==> flow/design.v <==
module dual_port_ram #(parameter DATA_WIDTH      = 64,
                       parameter MEM_DEPTH       = 128,
                       parameter OUTPUT_REG      = 0) (
  input                              port_a_clk,
  input                              port_a_wr,
  input      [$clog2(MEM_DEPTH)-1:0] port_a_addr,
  input      [DATA_WIDTH-1:0]        port_a_din,
  output     [DATA_WIDTH-1:0]        port_a_dout,
  input                              port_b_clk,
  input                              port_b_wr,
  input      [$clog2(MEM_DEPTH)-1:0] port_b_addr,
  input      [DATA_WIDTH-1:0]        port_b_din,
  output     [DATA_WIDTH-1:0]        port_b_dout
);
reg [DATA_WIDTH-1:0] mem [MEM_DEPTH-1:0];
reg [DATA_WIDTH-1:0] port_a_dout_reg, port_a_dout_reg2;
reg [DATA_WIDTH-1:0] port_b_dout_reg, port_b_dout_reg2;
always @(posedge port_a_clk) begin
  port_a_dout_reg <= mem[port_a_addr];
  if (port_a_wr) begin
    mem[port_a_addr] <= port_a_din;
  end
end
generate
  if (OUTPUT_REG != 0) begin
    always @(posedge port_a_clk) 
      port_a_dout_reg2 <= port_a_dout_reg;
    assign port_a_dout = port_a_dout_reg2;
  end else begin
    assign port_a_dout = port_a_dout_reg;
  end
endgenerate
always @(posedge port_b_clk) begin
  port_b_dout_reg    <= mem[port_b_addr];
  if (port_b_wr) begin
    mem[port_b_addr] <= port_b_din;
  end
end
generate
  if (OUTPUT_REG != 0) begin
    always @(posedge port_b_clk) 
      port_b_dout_reg2 <= port_b_dout_reg;
    assign port_b_dout = port_b_dout_reg2;
  end else begin
    assign port_b_dout = port_b_dout_reg;
  end
endgenerate
endmodule
module my_capture #(parameter CAPTURE_WIDTH = 32,
                    parameter CAPTURE_SIZE  = 128) (
  input                           clk,
  input                           reset,
  input       [CAPTURE_WIDTH-1:0] capture_data,
  input                           capture_data_valid, 
  input                           capture_start,
  input                           capture_circular,
  input                           capture_stop,
  input       [31:0]              capture_rd_addr,
  input                           capture_reset,
  output      [CAPTURE_WIDTH-1:0] capture_rd_data,
  output      [31:0]              capture_size,
  output reg  [31:0]              capture_amount,
  output      [31:0]              capture_pos);
parameter IDLE          = 'd0;
parameter IN_CAPTURE    = 'd1;
parameter FINISH        = 'd2;
reg [31:0] next_capture_addr, capture_addr;
reg [31:0] next_capture_amount;
reg [1:0]  next_cap_state, cap_state;
reg        capture_wr;
assign capture_size = CAPTURE_SIZE;
assign capture_pos  = capture_addr;
always @(*)
begin
  next_cap_state    = cap_state;
  next_capture_addr = capture_addr;
  next_capture_amount = capture_amount;
  capture_wr        = 1'b0;
  case(cap_state)
    IDLE:
      if (capture_start) begin
        if (capture_data_valid)
        begin
          capture_wr        = 1'b1;
          next_capture_addr = capture_addr + 'd1;
          next_capture_amount = capture_amount + 'd1;
        end
        next_cap_state    = IN_CAPTURE;
      end
    IN_CAPTURE:
      if (capture_reset) begin
        next_cap_state    = IDLE;
        next_capture_addr = 'd0;
      end else if (capture_stop) begin
        next_cap_state    = FINISH;
      end else if (capture_data_valid && (capture_addr == (CAPTURE_SIZE-1)) && !capture_circular) begin
        next_cap_state    = FINISH;
        capture_wr        = 1'b1;
        next_capture_addr = capture_addr + 'd1;
        next_capture_amount = capture_amount + 'd1;
      end else if (capture_data_valid) begin
        capture_wr        = 1'b1;
        if (capture_addr == (CAPTURE_SIZE-1))
          next_capture_addr = 'd0;
        else
          next_capture_addr = capture_addr + 'd1;
        if (capture_amount == CAPTURE_SIZE)
          next_capture_amount = capture_amount;
        else
          next_capture_amount = capture_amount + 'd1;
      end
   FINISH:
     if (capture_reset) begin
        next_cap_state    = IDLE;
        next_capture_addr = 'd0;
        next_capture_amount = 'd0;
     end
  endcase
end
always @(posedge clk or posedge reset)
  if (reset) begin
    cap_state     <= IDLE;
    capture_addr  <= 'd0;
    capture_amount <= 'd0;
  end else begin
    cap_state     <= next_cap_state;
    capture_addr  <= next_capture_addr;
    capture_amount <= next_capture_amount;
  end
dual_port_ram #(.DATA_WIDTH   (CAPTURE_WIDTH),
                .MEM_DEPTH    (CAPTURE_SIZE)) capture_ram (
  .port_a_clk      (clk),
  .port_a_wr       (capture_wr),
  .port_a_addr     (capture_addr[$clog2(CAPTURE_SIZE)-1:0]),
  .port_a_din      (capture_data),
  .port_a_dout     (),
  .port_b_clk      (clk),
  .port_b_wr       (1'b0),
  .port_b_addr     (capture_rd_addr[$clog2(CAPTURE_SIZE)-1:0]),
  .port_b_din      ({(CAPTURE_WIDTH){1'b0}}),
  .port_b_dout     (capture_rd_data));
endmodule
=== Step by step through the tools: my_capture ===
The steps from the RTL of my_capture to its reports follow in flow order.
Lines are those of the file above, counted from 1.
Operators: Yosys type, input widths -> output width; for muxes data width and select width s.
Not given: --

* Design top: my_capture
* Clock input: clk
* Library: sky130hd
* Timing corner: tt_025C_1v80

=== Word-level counts ===
Yosys after proc, flatten, opt, wreduce and memory -nomap, before mapping. Memory bits, and registers merged into a memory's read port (data or address), are not among the register bits. Print and check cells are not counted. Equal cells are merged and count once.
Yosys's memory passes give these memory sizes; they may raise the number of words (mostly to a power of two), join words into wider ones and drop unused or constant bits.

* Output and inout bits: 128
* Word width x clocked read ports: 32
* Register bits: 66
* Memories kept: 1
* Memory bits (writable): 4096

* Mux-type cells: 32
* $add $sub $neg: 2
* Reductions and logical operators: 8
* Equality and inequality tests: 14

{| class="wikitable"
|+ Memories
! name !! words !! bits a word !! read ports !! wr ports !! line !! source
|-
| capture_ram.mem || 128 || 32 || 1 || 1 || 15 || <nowiki>reg [DATA_WIDTH-1:0] mem [MEM_DEPTH-1:0];</nowiki>
|}

{| class="wikitable"
|+ Operators by type and width
! kind !! count
|-
| $mux 32 || 16
|-
| $pmux 32 s3 || 2
|-
| $add 32x1->32 const B || 2
|-
| $eq 32x7->1 const B || 1
|-
| $eq 32x8->1 const B || 1
|-
| $ne 2x2->1 const B || 5
|-
| $mux 2 || 5
|-
| $ne 3x3->1 const B || 3
|-
| $ne 4x4->1 const B || 2
|-
| $reduce_and 8->1 || 1
|-
| $mux 7 || 1
|-
| $reduce_and 6->1 || 1
|-
| $pmux 2 s3 || 1
|-
| $mux 1 || 6
|-
| $reduce_and 4->1 || 1
|-
| $reduce_bool 3->1 || 1
|-
| $logic_and 1x1->1 || 2
|-
| $eq 2x1->1 const B || 1
|-
| $eq 2x2->1 const B || 1
|-
| $logic_not 2->1 || 1
|-
| $pmux 1 s2 || 1
|-
| $logic_not 1->1 || 1
|}

=== Logic depth ===
Depth = most cells in a row (Yosys ltp): at word level without a register or memory, in the mapped netlist without a sequential cell, where the memories' decode and read muxes count.

* Depth in word-level cells: 8
* ABC_AREA: 0
* Depth in mapped cells: 10

=== Mapped cells and area ===
The flow's flattened synthesis, as Yosys stat reports it; memories are mapped. The netlist is that of the ABC_AREA named above (0 if unset); the other value can give another one.
The area totals of this step are shown rounded.

* Buffers: 533
* Synthesis area: 160000 um2
* Cell count: 8250
* Flip-flops: 4195

{| class="wikitable"
|+ Cells by type
! type !! count
|-
| sky130_fd_sc_hd__edfxtp_1 || 4096
|-
| sky130_fd_sc_hd__mux4_2 || 640
|-
| sky130_fd_sc_hd__a211oi_1 || 477
|-
| sky130_fd_sc_hd__nor2b_1 || 507
|-
| sky130_fd_sc_hd__mux2_2 || 266
|-
| sky130_fd_sc_hd__nor4_1 || 282
|-
| sky130_fd_sc_hd__o22ai_1 || 266
|-
| sky130_fd_sc_hd__dfrtp_1 || 66
|-
| sky130_fd_sc_hd__mux2i_1 || 132
|-
| sky130_fd_sc_hd__nor2_1 || 286
|-
| sky130_fd_sc_hd__buf_2 || 198
|-
| sky130_fd_sc_hd__nand3_1 || 171
|-
| sky130_fd_sc_hd__clkbuf_1 || 217
|-
| sky130_fd_sc_hd__nand2_1 || 172
|-
| sky130_fd_sc_hd__dfxtp_1 || 32
|-
| sky130_fd_sc_hd__buf_4 || 81
|-
| sky130_fd_sc_hd__nand4_1 || 59
|-
| sky130_fd_sc_hd__a211oi_2 || 27
|}

Not listed: further types 53, cells in them 275.

=== Worst setup path after synthesis ===
OpenSTA on the mapped netlist: ideal clock, no wires. The path of least setup slack (recovery checks aside). Input and output delay are each 20% of the period. Register names are those of the netlist, which keeps one name where synthesis merged equal registers.

* Path kind: input-to-reg
* Start point: input port capture_reset
* End point: memory capture_ram.mem[110][0]
* Clock period: 3510 ps
* Buffers on the path: 1
* Path delay: 2964 ps
* Driving pins on the path: 6
* Path slack: -156 ps
* Arrival: 3245 ps
* Launch time at the first pin: 702 ps
* Synthesis period reached: 3666 ps

"path delay" is the arrival time less input delay plus setup time.
"driving pins on the path" counts driving pins, that of a launching flip-flop among them; a cell with two outputs on the path counts twice.
"synthesis period reached" is the clock period less the worst setup slack; recovery checks do not enter. This is arithmetic on one report: input and output delays are still those of the set period (20% each).
The rows between start and end are the longest chain of elaborated cells between them; the timing report does not say that the signal goes this way. Where chains are equally long, one stands for them.
Each line given opens the expression or statement behind the cell; cells for indexed reads and writes are added by Yosys, which also makes memories of some case tables.
Only ways into the end's enable, where the timed path ends, are counted here.

* Cells stage by stage: sky130_fd_sc_hd__nor2b_1 sky130_fd_sc_hd__nand2b_1 sky130_fd_sc_hd__a211oi_1 sky130_fd_sc_hd__nand3_1 sky130_fd_sc_hd__clkbuf_1 sky130_fd_sc_hd__nor2_1
* Cells in the longest elaborated chain: 3
* Elaborated cells between the ends (all ways): 4
* Source lines of those cells: 3

{| class="wikitable"
|+ Ends and longest elaborated chain, after synthesis
! item !! line !! source
|-
| from (decl) || 59 || <nowiki>input                           capture_reset,</nowiki>
|-
| $mux 1 || 91 || <nowiki>if (capture_reset) begin</nowiki>
|-
| $pmux 1 s2 || 79 || <nowiki>case(cap_state)</nowiki>
|-
| $mux 7 || 20 || <nowiki>if (port_a_wr) begin</nowiki>
|-
| to (decl) || 15 || <nowiki>reg [DATA_WIDTH-1:0] mem [MEM_DEPTH-1:0];</nowiki>
|}

=== Timing after layout ===
From the final timing report of run 1: the path of least setup slack in the routed layout; clock arrival at registers is part of the times.
The path's times are printed in steps of 10 ps; the period is the one set.

* Path kind: input-to-reg
* Start point: input port capture_rd_addr[2]
* End point: register capture_ram.port_b_dout_reg[3]
* Launch time at the first pin: 1100 ps
* Arrival: 5120 ps
* Buffers on the path: 4
* Clock period: 5490 ps
* Driving pins on the path: 9
* Path slack: 1320 ps

* Cells stage by stage: sky130_fd_sc_hd__clkdlybuf4s50_1 sky130_fd_sc_hd__or3b_4 sky130_fd_sc_hd__buf_12 sky130_fd_sc_hd__buf_4 sky130_fd_sc_hd__o22ai_1 sky130_fd_sc_hd__nor4_1 sky130_fd_sc_hd__buf_4 sky130_fd_sc_hd__nand3_1 sky130_fd_sc_hd__nand4_1

{| class="wikitable"
|+ Ends and longest elaborated chain, post-layout
! item !! line !! source
|-
| from (decl) || 58 || <nowiki>input       [31:0]              capture_rd_addr,</nowiki>
|-
| to (decl) || 17 || <nowiki>reg [DATA_WIDTH-1:0] port_b_dout_reg, port_b_dout_reg2;</nowiki>
|}

No chain of elaborated cells between the ends is given.

Subject: my_capture on sky130hd, stored results

Hello all,

Design my_capture on sky130hd. What follows are 2 stored runs of the flow, each under its own settings; their order means nothing. The constraints put input and output delay at 20% of the set period each and load the outputs with 0.01 pF.
By "reached clock period" is meant the clock period of the run minus its worst setup slack. This is arithmetic on one report: input and output delays are still those of the set period (20% each).
"time on the worst setup path": the worst setup path's part of the clock period (all of it between registers, 20% less for each end at a port) less its slack. A launch clock that arrives late makes it longer, a capture clock that arrives late makes it shorter.
"total power of the final layout": no workload was simulated; the value follows from the tool's default switching activity.
"time on the worst setup path" is given in steps of 10 ps.
Measured values are rounded.

=== Run 1 ===
{| class="wikitable"
! Setting !! Value
|-
| period_ns || 5.49
|-
| CORE_UTILIZATION || 16
|-
| SETUP_SLACK_MARGIN || 1.01
|-
| PLACE_DENSITY_LB_ADDON || 0.2
|-
| CORE_ASPECT_RATIO || 0.92
|-
| CTS_CLUSTER_SIZE || 53
|-
| SLEW_MARGIN || 10
|-
| MIN_ROUTING_LAYER || met1
|-
| CAP_MARGIN || 20
|-
| CORE_MARGIN || 2
|-
! Result !! Value
|-
| Time on the worst setup path || 3070 ps
|-
| Critical path type || input-to-reg
|-
| Worst setup slack after layout || 1300 ps
|-
| Chip area after synthesis (Yosys) || 160000 um2
|-
| Reached clock period || 4171 ps
|-
| Total die area || 1000000 um2
|-
| Total power of the final layout || 69 mW
|-
| Post-route utilization || 20%
|}

=== Run 2 ===
{| class="wikitable"
! Setting !! Value
|-
| period_ns || 2.69
|-
| CORE_UTILIZATION || 18
|-
| SETUP_SLACK_MARGIN || 0.49
|-
| PLACE_DENSITY_LB_ADDON || 0.12
|-
| CORE_ASPECT_RATIO || 1.62
|-
| CELL_PAD_IN_SITES_GLOBAL_PLACEMENT || 3
|-
| TNS_END_PERCENT || 45
|-
| SLEW_MARGIN || 20
|-
| MIN_ROUTING_LAYER || met1
|-
| MAX_ROUTING_LAYER || met5
|-
| CAP_MARGIN || 20
|-
| CORE_MARGIN || 2
|-
! Result !! Value
|-
| Time on the worst setup path || 2480 ps
|-
| Critical path type || reg-to-reg
|-
| Worst setup slack after layout || 210 ps
|-
| Chip area after synthesis (Yosys) || 160000 um2
|-
| Reached clock period || 2477 ps
|-
| Total die area || 910000 um2
|-
| Total power of the final layout || 150 mW
|-
| Post-route utilization || 24%
|}

Thanks
